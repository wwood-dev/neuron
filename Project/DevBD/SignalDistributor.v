==> flow/design.v <==
module SignalDistributor #(parameter NContacts=136)(
input wire Clock,
input wire [7:0] Data,
input wire DataValid,
inout wire [NContacts-1:0] DataToContacts,
output reg [7:0] DataOut,
output reg WrReq,
output reg [1:0] StatusLED);
localparam N=NContacts-1;
localparam GroupCount=NContacts/4;
(*keep*) (*noprune*) reg [7:0] DebugCNT;
reg [N:0] DataToContactsR, DataToContactsCol, DataToContactsZ, DataToContactsZCol;
reg [N-8:0] DataToContactsR2;
initial begin
        DataToContactsR<=0;
        DataToContactsCol<=0;
        DataToContactsZ<=~0;
        DataToContactsZCol<=~0;
        StatusLED<=1;
        end
genvar i;
generate for (i=0;i<(N+1);i=i+1)
  begin:ZStateSetup
  assign DataToContacts[i]=DataToContactsZ[i]?1'bz:DataToContactsR[i];
  end
endgenerate
reg [7:0] ReceivedFrameCountFull, SentFramesCountFull;
initial ReceivedFrameCountFull<=0;
reg [GroupCount-1:0] GroupSetupMask;
initial GroupSetupMask<=0;
(* syn_encoding = "user" *) reg [7:0] State;
initial State<=0;
always @(posedge Clock)
  case (State)
  0:begin
    if ((Data == 1)&DataValid)  
    begin
      State<=1;
    end
    else
     if ((Data == 32)&DataValid)  
       begin
        State<=32;
        DataOut<=32;
        WrReq<=1;
      end
    else
      if ((Data == 64)&DataValid)  
        begin
        State<=64;
        end
      else
        if ((Data == 80)&DataValid)  
         begin
         State<=80;
        end
       else
         if ((Data == 96)&DataValid)  
           begin
           State<=96;
          end
        else
           if ((Data == 255)&DataValid)  
              State<=254;
           else
              State<=0;
   ReceivedFrameCountFull<=0;
   end
  1:begin  
    if (DataValid)
      begin
      WrReq<=0;
      DataToContactsCol[N-4:0]<=DataToContactsCol[N:4];
      DataToContactsCol[N:N-4]<=Data[3:0];
      DataToContactsZCol[N-4:0]<=DataToContactsZCol[N:4];
      DataToContactsZCol[N:N-4]<=Data[7:4];
      ReceivedFrameCountFull<=ReceivedFrameCountFull+1'b1;
      if (ReceivedFrameCountFull==GroupCount)
        State<=2;
      end
    end
  2:begin
    DataToContactsR<=DataToContactsCol;
    DataToContactsZ<=DataToContactsZCol;
    DataOut<=1;
    WrReq<=1;
    State<=3;
    end
  3:begin
    WrReq<=0;
    State<=0;
    end
 32:begin  
    DataOut<=DataToContacts[7:0];
    DataToContactsR2<=DataToContacts[N:8];
    SentFramesCountFull<=1;
    State<=33;
    DebugCNT<=DebugCNT+1'b1;
    end
 33:begin
    DataOut<=DataToContactsR2[7:0];
    DataToContactsR2[N-16:0]<=DataToContactsR2[N-8:8];
    SentFramesCountFull<=SentFramesCountFull+1'b1;
    if (SentFramesCountFull==GroupCount/2)
      begin
      DataOut<=0;
      WrReq<=0;
      State<=0;
      end
    else
      State<=33;
    DebugCNT<=DebugCNT+1'b1;
    end
 64:if (DataValid)  
      begin
      State<=65;
      end
    else
      State<=64;
 65:if (DataValid)
      begin
      State<=66;
      end
    else
      State<=65;
 66:begin
    WrReq<=1;
    DataOut<=64;
    State<=67;
    end
 67:begin
    State<=68;
    end
 68:begin
    State<=69;
    end
 69:begin
    WrReq<=0;
    State<=0;
    end
 80:begin  
    State<=0;
    end
 96:begin  
    State<=0;
    end
254:begin    
   WrReq<=1;
   StatusLED[1]<=1;
   DataOut<=255;
   State<=255;
   end
255:begin
   WrReq<=0;
   State<=0;
   end
default:State<=0;
  endcase
endmodule
Tool chain data of SignalDistributor
Tool output for the design above, in the order of the flow.
Lines are those of the file above, counted from 1.
Cell names lack the library's common part.
A cell with -- has no value.

inputs
  top = SignalDistributor
  clock port = Clock
  library = sky130hd
  timing corner = tt_025C_1v80

Elaborated design
Yosys after proc, flatten, opt, wreduce and memory -nomap, before mapping. Memory bits, and registers merged into a memory's read port (data or address), are not among the register bits. Print and check cells are not counted.

bit counts
  output and inout port bits = 147
  flip-flop bits (word level) = 712
  cells after elaboration = 224
  input bits = 10

cells by class
  muxes and demuxes = 161
  eq/ne operators = 26
  add/subtract/negate cells = 3
  reductions and logical operators = 13
  bitwise logic cells = 6

operators by type and width
  operator                                count
  parallel mux 120 bit (select 2 bit)     1
  two-way mux 1 bit                       141
  two-way mux 8 bit                       12
  parallel mux 8 bit (select 11 bit)      1
  == test 8 x 7 -> 1 bit with constant B  9
  parallel mux 8 bit (select 6 bit)       1
  == test 8 x 6 -> 1 bit with constant B  4
  parallel mux 8 bit (select 2 bit)       2
  adder 8 x 1 -> 8 bit with constant B    3
  == test 8 bit with constant B           3
  == test 8 x 1 -> 1 bit with constant B  2
  == test 8 x 2 -> 1 bit with constant B  2
  inequality test 2 bit with constant B   5
  == test 8 x 5 -> 1 bit with constant B  1
  zero test 8 bit                         1
  AND 1 bit                               6
  AND reduction 2 bit                     3
  OR reduction 3 bit                      2
  nonzero test 6 bit                      1
  two-way mux 6 bit                       1
  AND reduction 5 bit                     1
  nonzero test 5 bit                      1
  parallel mux 1 bit (select 5 bit)       1
  nonzero test 2 bit                      2
  AND reduction 3 bit                     1
  OR reduction 2 bit                      1
  two-way mux 2 bit                       1

Longest topological paths
Longest topological path by Yosys (ltp), each cell counted once; first at word level (registers and memories cut), then after technology mapping (sequential cells cut; the memories' decode and read muxes count).

depth
  depth after elaboration = 9
  ABC_AREA = 0
  mapped depth = 7
  mapped depth without buffers = 5

Netlist
The flow's flattened synthesis, as Yosys stat reports it; memories are mapped. The netlist is that of the ABC_AREA named above (0 if unset); the other value can give another one.
The area totals of this step are shown rounded.

mapped netlist
  buffers = 24
  flip-flop cells = 438
  synthesis area = 16340 um2
  standard cells after synthesis = 745
  area of sequential cells = 13150 um2

cell types
  cell type  count  total area (um2)
  edfxtp_1   438    1.32E+04
  mux2_4     111    1.67E+03
  buf_12     11     220.211
  xor2_1     14     122.618
  nand3_1    19     95.091
  mux2_2     8      90.086
  nor2_1     23     86.333
  a221o_1    8      80.077
  ha_1       5      62.56
  buf_6      5      56.304
  xnor2_1    6      52.55
  and3_1     8      50.048
  nor4_1     8      50.048
  nor4b_4    2      47.546
  nand2_1    12     45.043
  nor4_4     2      42.541
  inv_1      8      30.029
  a31oi_1    4      25.024

Not listed: further types 28, cells in them 53.

Timing after synthesis
Source: OpenSTA report_checks on the synthesized netlist (no wires, ideal clock, input and output delay 20% of the period each), path of least setup slack; recovery checks are left aside. Register names are those of the netlist, which keeps one name where synthesis merged equal registers.

timing path post-synthesis
  path kind = input to register
  start point = input port DataValid
  end point = register DataToContactsCol[0]
  time at the first pin = 1.502 ns
  clock period = 7.51 ns
  driving pins on the path = 2
  data arrival time = 7.137 ns
  required time = 6.878 ns
  input delay = 1.502 ns
  setup time = 0.632 ns
  delay of the path = 6.267 ns
  path buffers = 0
  setup slack = -0.259 ns
  period reached after synthesis = 7.769 ns

"delay of the path" = arrival - input delay + setup time.
"driving pins on the path": output pins that drive a net of the path, with the launching flip-flop's if there is one; two outputs of one cell count as two.
"period reached after synthesis" = period - worst setup slack (recovery checks aside). The figure is calculated, with input and output delays left at 20% of the set period.
The rows between start and end are the longest chain of elaborated cells between them; the timing report does not say that the signal goes this way. Where chains are equally long, one stands for them.
Each line given opens the expression or statement behind the cell; cells for indexed reads and writes are added by Yosys, which also makes memories of some case tables.

between the ends, post-synthesis
  cells stage by stage = inv_1 > nor2_1
  cells in the longest elaborated chain = 1
  elaborated cells between the ends (all ways) = 1
  source lines of those cells = 0
  those cells by class = 1 x reduce/logical

RTL lines, path post-synthesis
  what                 line  RTL
  start: declaration   4     input wire DataValid,
  AND reduction 2 bit  --
  end: assignment      73    DataToContactsCol[N-4:0]<=DataToContactsCol[N:4];
  end: declaration     12    reg [N:0] DataToContactsR, DataToContactsCol, DataToContactsZ, DataToContactsZCol;

Path in the finished layout
Path of least setup slack in the final report of run 1 (OpenROAD, finished layout, wires in). Where an end is a register, its clock arrival counts in the times.

timing path after layout
  path kind = input to register
  start point = input port Data[2]
  end point = register DataOut[7]
  driving pins on the path = 5
  clock period = 8.11 ns
  path buffers = 1
  input delay = 1.62 ns
  time at the first pin = 1.62 ns
  required time = 8.30 ns
  setup slack = 4.62 ns
  setup time = 0.36 ns
  data arrival time = 3.68 ns

The rows between start and end are the longest chain of elaborated cells between them; the timing report does not say that the signal goes this way. Where chains are equally long, one stands for them.
At most two assigning lines are given for a register; there are more.
The path ends at the enable pin of a flip-flop; only ways to that pin are counted.

between the ends, after layout
  cells stage by stage = clkdlybuf4s50_1 > or3_1 > nor4_1 > a31oi_1 > a31oi_2
  cells in the longest elaborated chain = 4
  elaborated cells between the ends (all ways) = 7
  source lines of those cells = 2
  those cells by class = 4 x eq/ne; 2 x logic; 1 x reduce/logical

RTL lines, path after layout
  what                    line  RTL
  start: declaration      3     input wire [7:0] Data,
  == test 8 x 6 -> 1 bit  41    if ((Data == 32)&DataValid)
  AND 1 bit               41
  inequality test 2 bit   --
  AND reduction 3 bit     --
  end: assignment         94    DataOut<=DataToContacts[7:0];
  end: assignment         101   DataOut<=DataToContactsR2[7:0];
  end: declaration        6     output reg [7:0] DataOut,

Lab notebook: SignalDistributor

Settings and measured results of 2 stored flow runs for module SignalDistributor (sky130hd), not sorted in any way. The constraints put input and output delay at 20% of the set period each and load the outputs with 0.01 pF.
By "period achieved" is meant the clock period of the run minus its worst setup slack. This is arithmetic on one report: input and output delays are still those of the set period (20% each).
"critical setup path time" means the part of the period allowed to the worst setup path (the constraints hold back 20% at inputs and 20% at outputs) less its slack; where the path has registers, the arrival times of their clocks count too.
By "total design power" is meant OpenSTA's value without simulated activity: inputs other than the clock are taken to toggle once in ten clock periods, and the tool carries that through the logic.
Values from the reports are rounded here.
Among the settings, n/a means not set for that run.

name                                       run 1              run 2
period_ns                                  8.11               12.2
CORE_UTILIZATION                           28                 27
CAP_MARGIN                                 20                 20
CORE_MARGIN                                2                  7
SLEW_MARGIN                                20                 20
PLACE_DENSITY                              n/a                0.56
CELL_PAD_IN_SITES_GLOBAL_PLACEMENT         n/a                1
TNS_END_PERCENT                            n/a                90
ABC_AREA                                   n/a                0
CTS_CLUSTER_DIAMETER                       n/a                24
total negative slack (ns)                  0.000              0.000
Yosys chip area after synthesis (um2)      16340              16340
total design power (mW)                    6.385              6.168
period achieved (ns)                       3.491              4.072
standard-cell area after routing (um2)     18350              21200
worst hold slack in the final report (ns)  0.421              0.400
final design utilization (%)               32.6               36.1
setup slack of the worst path (ns)         4.619              8.128
die area (um2)                             59040              66240
critical setup path time (ns)              1.87               1.63
type of the worst setup path               input to register  input to register
